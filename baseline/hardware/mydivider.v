==> flow/design.v <==
module divider(input wire         clk,
	       input wire 	  reset,
	       input wire  [15:0] N,
	       input wire  [15:0] D,
	       input wire 	  start,
	       output wire [ 7:0] Q,
	       output wire [15:0] R,
	       output wire 	  done);
   reg [7:0] 			  Qr;
   reg [15:0] 			  Rr;
   reg [9:0] 			  cnt;
   wire 			  last;
   always @(posedge clk or posedge reset)
     if (reset)
       cnt <= 7'h0;
     else
       if (start)
	 cnt <= 7'h1;
       else if (~done)
	 cnt <= (cnt << 1);
       else
	 cnt <= cnt;
   assign last = cnt[7];
   assign done = cnt[8];
   always @(posedge clk or posedge reset)
     if (reset)
       Rr <= 16'h0;
     else
       if (start)
	 Rr <= 2 * N - D;
       else if (~done & ~last &  Rr[15])
	 Rr <= 2 * Rr + D;
       else if (~done & ~last & ~Rr[15])
	 Rr <= 2 * Rr - D;
       else if (~done &  last &  Rr[15])
	 Rr <= Rr + D;
       else
	 Rr <= Rr;
   always @(posedge clk or posedge reset)
     if (reset)
       Qr <= 16'h0;
     else
       if (start)
	 Qr <= 16'h0;
       else if (~done &  Rr[15])
	 Qr <= 2 * Qr;
       else if (~done & ~Rr[15])
	 Qr <= 2 * Qr + 1;
       else
	 Qr <= Qr;
   assign Q = Qr;
   assign R = Rr;
endmodule
module  mydivider ( 
	       input wire 	  clk,
	       input wire 	  reset,
	       input wire [2:0]   address,
	       input wire 	  read,
	       output wire [31:0] readdata,
	       input wire 	  write, 
	       input wire [31:0]  writedata);
   reg 				  reg_cin;          
   reg [15: 0] 			  reg_N;            
   reg [15: 0] 			  reg_D;            
   reg [ 2: 0] 			  reg_state, nxt_state;   
   reg 				  fsm_cout;         
   wire [15:0] 			  div_N;
   wire [15:0] 			  div_D;
   wire 			  div_start;
   wire [7:0] 			  div_Q;
   wire [15:0] 			  div_R;
   wire 			  div_done;
   divider divider1(.clk(clk), 
		    .reset(reset),
		    .N(div_N),  
		    .D(div_D), 
		    .start(div_start), 
		    .Q(div_Q),
		    .R(div_R),
		    .done(div_done));
   assign div_D = reg_D;          
   assign div_N = reg_N;          
   reg 	startcmd;
   assign div_start = startcmd;   
   localparam 
     waitsync1s = 3'd0, 
     gocompute = 3'd1, 
     continuecompute = 3'd2, 
     waitsync0s = 3'd3;
   wire 			  write_N;
   wire 			  write_D;
   wire 			  read_Q;
   wire 			  read_R;
   wire 			  write_Cin;
   wire 			  read_Cout;
   assign write_N   = (write & (address == 3'h0));
   assign write_D   = (write & (address == 3'h1));
   assign write_Cin = (write & (address == 3'h2));
   assign read_Q    = (read & (address == 3'h3));
   assign read_R    = (read & (address == 3'h4));
   assign read_Cout = (read & (address == 3'h5));
   always @(posedge clk or posedge reset)
     if (reset == 1'h1)
       begin
	  reg_N     <= 16'h0;
	  reg_D     <= 16'h0;
	  reg_cin   <= 1'b0;
          reg_state <= waitsync1s;
       end
     else begin
	reg_N       <= write_N   ? writedata[15:0] : reg_N;
	reg_D       <= write_D   ? writedata[15:0] : reg_D;
	reg_cin     <= write_Cin ? writedata[0]    : reg_cin;
        reg_state   <= nxt_state;
     end
   assign readdata   = read_Q    ? {24'b0,div_Q} :
		       read_R    ? {16'b0,div_R} :
		       read_Cout ? {31'b0, fsm_cout} :
		       32'b0;
   always @*
     begin
        nxt_state = reg_state;
	fsm_cout  = 1'b0;	
	startcmd = 1'b0;
	case (reg_state)
	  waitsync1s:
            begin 
               fsm_cout  = 1'b0;
	       nxt_state = reg_cin ? gocompute : waitsync1s;
            end
	  gocompute: 
	    begin
               fsm_cout  = 1'b1;
	       startcmd  = 1'b1;	       
	       nxt_state = continuecompute;
	    end
	  continuecompute:
	    begin
	    begin
               fsm_cout  = 1'b1;
	       startcmd  = 1'b0;	       
	       nxt_state = (div_done) ? waitsync0s : continuecompute;
	    end
	    end
	  waitsync0s: 
            begin
               fsm_cout  = 1'b1;
	       nxt_state = ~reg_cin ? waitsync1s : waitsync0s;
            end
	endcase   
     end
endmodule
# ---- Reports on mydivider
# The steps from the RTL of mydivider to its reports follow in flow order.
# Lines are those of the file above, counted from 1.
# Library cell names are shortened.
# A cell with - has no value.
dict set report setup {
  top {mydivider}
  clock_port {clk}
  lib {sky130hd}
  lib_corner {tt_025C_1v80}
}

# ---- After elaboration
# Source: Yosys, flattened and elaborated, memories not mapped. Widths are those after wreduce. Registers that Yosys merges into a memory's read port (data or address) are not register bits. Print and check cells do not count. Equal cells are merged and count once.
dict set report bits {
  ff_bits 68
  in_bits 39
  out_inout_bits 32
  word_cells 62
}
dict set report op_classes {
  add_sub_neg 5
  eq_ne 9
  mux 18
  logic 16
  n_reduce_logical 6
}
# op count
set op_table {}
lappend op_table {{2-to-1 mux 16 bit} 6}
lappend op_table {{adder 16 bit} 2}
lappend op_table {{subtractor 16 bit} 2}
lappend op_table {{2-to-1 mux 8 bit} 3}
lappend op_table {{2-to-1 mux 9 bit} 2}
lappend op_table {{bitwise AND 1 bit} 13}
lappend op_table {{equality test 3 x 2 -> 1 bit (second input constant)} 4}
lappend op_table {{parallel mux 3 bit (select 4 bit)} 1}
lappend op_table {{nonzero test 4 bit} 2}
lappend op_table {{adder 8 x 1 -> 8 bit (second input constant)} 1}
lappend op_table {{equality test 3 x 1 -> 1 bit (second input constant)} 2}
lappend op_table {{equality test 3 bit (second input constant)} 2}
lappend op_table {{zero test 3 bit} 2}
lappend op_table {{2-to-1 mux 1 bit} 5}
lappend op_table {{NOT 1 bit} 3}
lappend op_table {{nonzero test 3 bit} 1}
lappend op_table {{OR reduction 3 bit} 1}
lappend op_table {{!= test 2 bit (second input constant)} 1}
lappend op_table {{2-to-1 mux 2 bit} 1}

# ---- Depth
# Depth = most cells in a row (Yosys ltp): at word level without a register or memory, in the mapped netlist without a sequential cell, where the memories' decode and read muxes count.
dict set report depth {
  word_depth 7
  ABC_AREA 0
  mapped_depth 12
  depth_no_buf 11
}

# ---- Mapped cells and area
# Source: synth_stat.txt of the flow (Yosys; design flattened, memories mapped). It holds for the ABC_AREA given above (unset counts as 0); a run with the other value may have another netlist.
# cell count area_total_um2
set types {}
lappend types {dfrtp_1 68 1.7E+03}
lappend types {ha_1 57 713.184}
lappend types {nor2_1 62 232.723}
lappend types {o21ai_0 46 230.221}
lappend types {a21oi_1 42 210.202}
lappend types {mux2_2 16 180.173}
lappend types {mux2i_1 18 180.173}
lappend types {xor2_1 19 166.41}
lappend types {nand2_1 42 157.651}
lappend types {xnor2_1 18 157.651}
lappend types {inv_1 33 123.869}
lappend types {buf_4 16 120.115}
lappend types {a21o_1 14 105.101}
lappend types {a211oi_1 12 90.086}
lappend types {fa_1 4 80.077}
lappend types {nor3_1 16 80.077}
lappend types {a22o_1 9 78.826}
lappend types {nor2b_1 12 75.072}
# Not listed: further types 54, cells in them 146.
dict set report mapped {
  cell_count 650
  mapped_area_um2 5743.0
  sequential_area_um2 1727.9
  ff_cells 69
  buf_cells 44
}
# By module: a second synthesis without flattening, with its own total; a netlist apart from the flattened one above.
dict set report hier_totals {
  cells_unflattened 640
  area_unflattened_um2 5957.0
}
# Each row is one instance without its submodules.
# module instances n_cells mod_area_um2 seq_area_um2
set modules {}
lappend modules {divider 1 517 4252.8 825.8}
lappend modules {mydivider 1 123 1704.1 927.1}

# ---- Worst setup path after synthesis
# Path of least setup slack by OpenSTA after synthesis, without wires, with an ideal clock, recovery checks aside; 20% of the period is set as input and as output delay. Where synthesis merged equal registers, the netlist keeps one of their names.
dict set report synth_timing {
  path_type {reg2reg}
  from {register reg_D[0]}
  to {register divider1.Rr[12]}
  period_ns 3.63
  setup_ns 0.111
  launch_ns 0.000
  arrival_ns 2.730
  required_ns 3.519
  slack_ns 0.789
  delay_ns 2.841
  stages 12
  n_path_buf 0
  period_less_setup_slack_ns 2.841
}
# "delay_ns" = arrival - input delay + setup time.
# "stages" counts driving pins, that of a launching flip-flop among them; a cell with two outputs on the path counts twice.
# "period_less_setup_slack_ns" is the clock period less the worst setup slack; recovery checks do not enter. This is arithmetic on one report: input and output delays are still those of the set period (20% each).
# Between the ends stands the longest chain of elaborated cells between them, by number of cells; it is not shown to be the way that was timed. Of several equally long chains one is given.
# Each line given opens the expression or statement behind the cell; cells for indexed reads and writes are added by Yosys, which also makes memories of some case tables.
# At most two assigning lines are given for a register; there are more.
dict set report synth_via {
  path_cell_list {dfrtp_1 > ha_1 > fa_1 > a21oi_1 > o22ai_1 > o41ai_1 > o21ai_0 > a21o_1 > a21oi_1 > xor2_1 > and2_1 > a2111oi_2}
  elab_chain_len 5
  cells_between 8
  lines_between 8
  cone_classes {4 x add/sub; 4 x mux}
}
# item line_no
set synth_rtl {}
lappend synth_rtl {{start, declared} 64} ;# reg [15: 0] reg_D;
lappend synth_rtl {{start, assigned} 106} ;# reg_D <= 16'h0;
lappend synth_rtl {{start, assigned} 112} ;# reg_D <= write_D ? writedata[15:0] : reg_D;
lappend synth_rtl {{adder 16 bit} 36} ;# Rr <= Rr + D;
lappend synth_rtl {{2-to-1 mux 16 bit} 35} ;# else if (~done &  last &  Rr[15])
lappend synth_rtl {{2-to-1 mux 16 bit} 33} ;# else if (~done & ~last & ~Rr[15])
lappend synth_rtl {{2-to-1 mux 16 bit} 31} ;# else if (~done & ~last &  Rr[15])
lappend synth_rtl {{2-to-1 mux 16 bit} 29} ;# if (start)
lappend synth_rtl {{end, assigned} 30} ;# Rr <= 2 * N - D;
lappend synth_rtl {{end, assigned} 32} ;# Rr <= 2 * Rr + D;
lappend synth_rtl {{end, declared} 10} ;# reg [15:0] Rr;

# ---- Path in the finished layout
# Path of least setup slack in the final report of job 1 (OpenROAD, finished layout, wires in). Where an end is a register, its clock arrival counts in the times.
dict set report layout_timing {
  path_type {reg2reg}
  from {register divider1.Rr[0]}
  to {register divider1.Rr[12]}
  period_ns 2.87
  setup_ns 0.10
  launch_ns 0.33
  arrival_ns 3.02
  required_ns 3.10
  slack_ns 0.08
  stages 12
  n_path_buf 1
}
# Between the ends stands the longest chain of elaborated cells between them, by number of cells; it is not shown to be the way that was timed. Of several equally long chains one is given.
# At most two assigning lines are given for a register; there are more.
dict set report layout_via {
  path_cell_list {dfrtp_2 > buf_6 > fa_2 > a211o_1 > a21boi_2 > o31ai_2 > a21oi_1 > nor2_1 > o32ai_2 > xnor2_1 > nor2_1 > a2111oi_2}
  elab_chain_len 5
  cells_between 7
  lines_between 7
  cone_classes {3 x add/sub; 4 x mux}
}
# item line_no
set layout_rtl {}
lappend layout_rtl {{start, declared} 10} ;# reg [15:0] Rr;
lappend layout_rtl {{start, assigned} 30} ;# Rr <= 2 * N - D;
lappend layout_rtl {{start, assigned} 32} ;# Rr <= 2 * Rr + D;
lappend layout_rtl {{adder 16 bit} 36} ;# Rr <= Rr + D;
lappend layout_rtl {{2-to-1 mux 16 bit} 35} ;# else if (~done &  last &  Rr[15])
lappend layout_rtl {{2-to-1 mux 16 bit} 33} ;# else if (~done & ~last & ~Rr[15])
lappend layout_rtl {{2-to-1 mux 16 bit} 31} ;# else if (~done & ~last &  Rr[15])
lappend layout_rtl {{2-to-1 mux 16 bit} 29} ;# if (start)
lappend layout_rtl {{end, assigned} 30}
lappend layout_rtl {{end, assigned} 32}
lappend layout_rtl {{end, declared} 10}

Appendix: measured runs

Settings and measured results of 2 stored flow runs for module mydivider (sky130hd), not sorted in any way. The constraints put input and output delay at 20% of the set period each and load the outputs with 0.01 pF.
"achieved_clock_period_ns" = clock period - worst setup slack. The figure is calculated, with input and output delays left at 20% of the set period.
"fin_power_uw" is the tool's figure for a default switching activity; nothing was simulated.

# job 1
==> flow/run.sh <==
#!/bin/bash
# the make line also repeats the synthesis and layout settings of config.mk as NAME=value (left out here)
make -C /OpenROAD-flow-scripts/flow DESIGN_CONFIG=/design/flow/config.mk WORK_HOME=/design/flow/orfs CLKGATE_MAP_FILE= finish
==> flow/config.mk <==
export PLATFORM = sky130hd
export DESIGN_NAME = mydivider
export DESIGN_NICKNAME = mydivider
export VERILOG_FILES = /design/flow/design.v
export SDC_FILE = /design/flow/constraint.sdc
export NUM_CORES = 4
export LEC_CHECK = 0
export CAP_MARGIN = 20
export CORE_MARGIN = 7
export CORE_UTILIZATION = 31
export GPL_ROUTABILITY_DRIVEN = 1
export MIN_ROUTING_LAYER = met2
export PLACE_DENSITY_LB_ADDON = 0.16
export SETUP_SLACK_MARGIN = 0.25
export SLEW_MARGIN = 20
==> flow/constraint.sdc <==
create_clock -name core_clock -period 2.87 [get_ports {clk}]
set_input_delay 0.5740 -clock core_clock [delete_from_list [all_inputs] [get_ports {clk}]]
set_output_delay 0.5740 -clock core_clock [all_outputs]
set_load 0.01 [all_outputs]

==> job 1: results <==
fin_util_pct=40.9
achieved_clock_period_ns=2.794
fin_power_uw=8349
fin_ws_ns=0.076
cell_area_final_um2=7402.1
tns_ns=0.000
synthesis_area_um2=5743.0
design_die_area_um2=22533.0

# job 2
==> flow/run.sh <==
#!/bin/bash
# the make line also repeats the synthesis and layout settings of config.mk as NAME=value (left out here)
make -C /OpenROAD-flow-scripts/flow DESIGN_CONFIG=/design/flow/config.mk WORK_HOME=/design/flow/orfs CLKGATE_MAP_FILE= finish
==> flow/config.mk <==
export PLATFORM = sky130hd
export DESIGN_NAME = mydivider
export DESIGN_NICKNAME = mydivider
export VERILOG_FILES = /design/flow/design.v
export SDC_FILE = /design/flow/constraint.sdc
export NUM_CORES = 4
export LEC_CHECK = 0
export CAP_MARGIN = 10
export CELL_PAD_IN_SITES_DETAIL_PLACEMENT = 2
export CORE_MARGIN = 2
export CORE_UTILIZATION = 50
export CTS_CLUSTER_DIAMETER = 39
export CTS_CLUSTER_SIZE = 81
export SETUP_SLACK_MARGIN = 0.86
export SLEW_MARGIN = 20
==> flow/constraint.sdc <==
create_clock -name core_clock -period 3.3 [get_ports {clk}]
set_input_delay 0.6600 -clock core_clock [delete_from_list [all_inputs] [get_ports {clk}]]
set_output_delay 0.6600 -clock core_clock [all_outputs]
set_load 0.01 [all_outputs]

==> job 2: results <==
outcome="did not finish, clock tree synthesis stopped with DPL-0033"
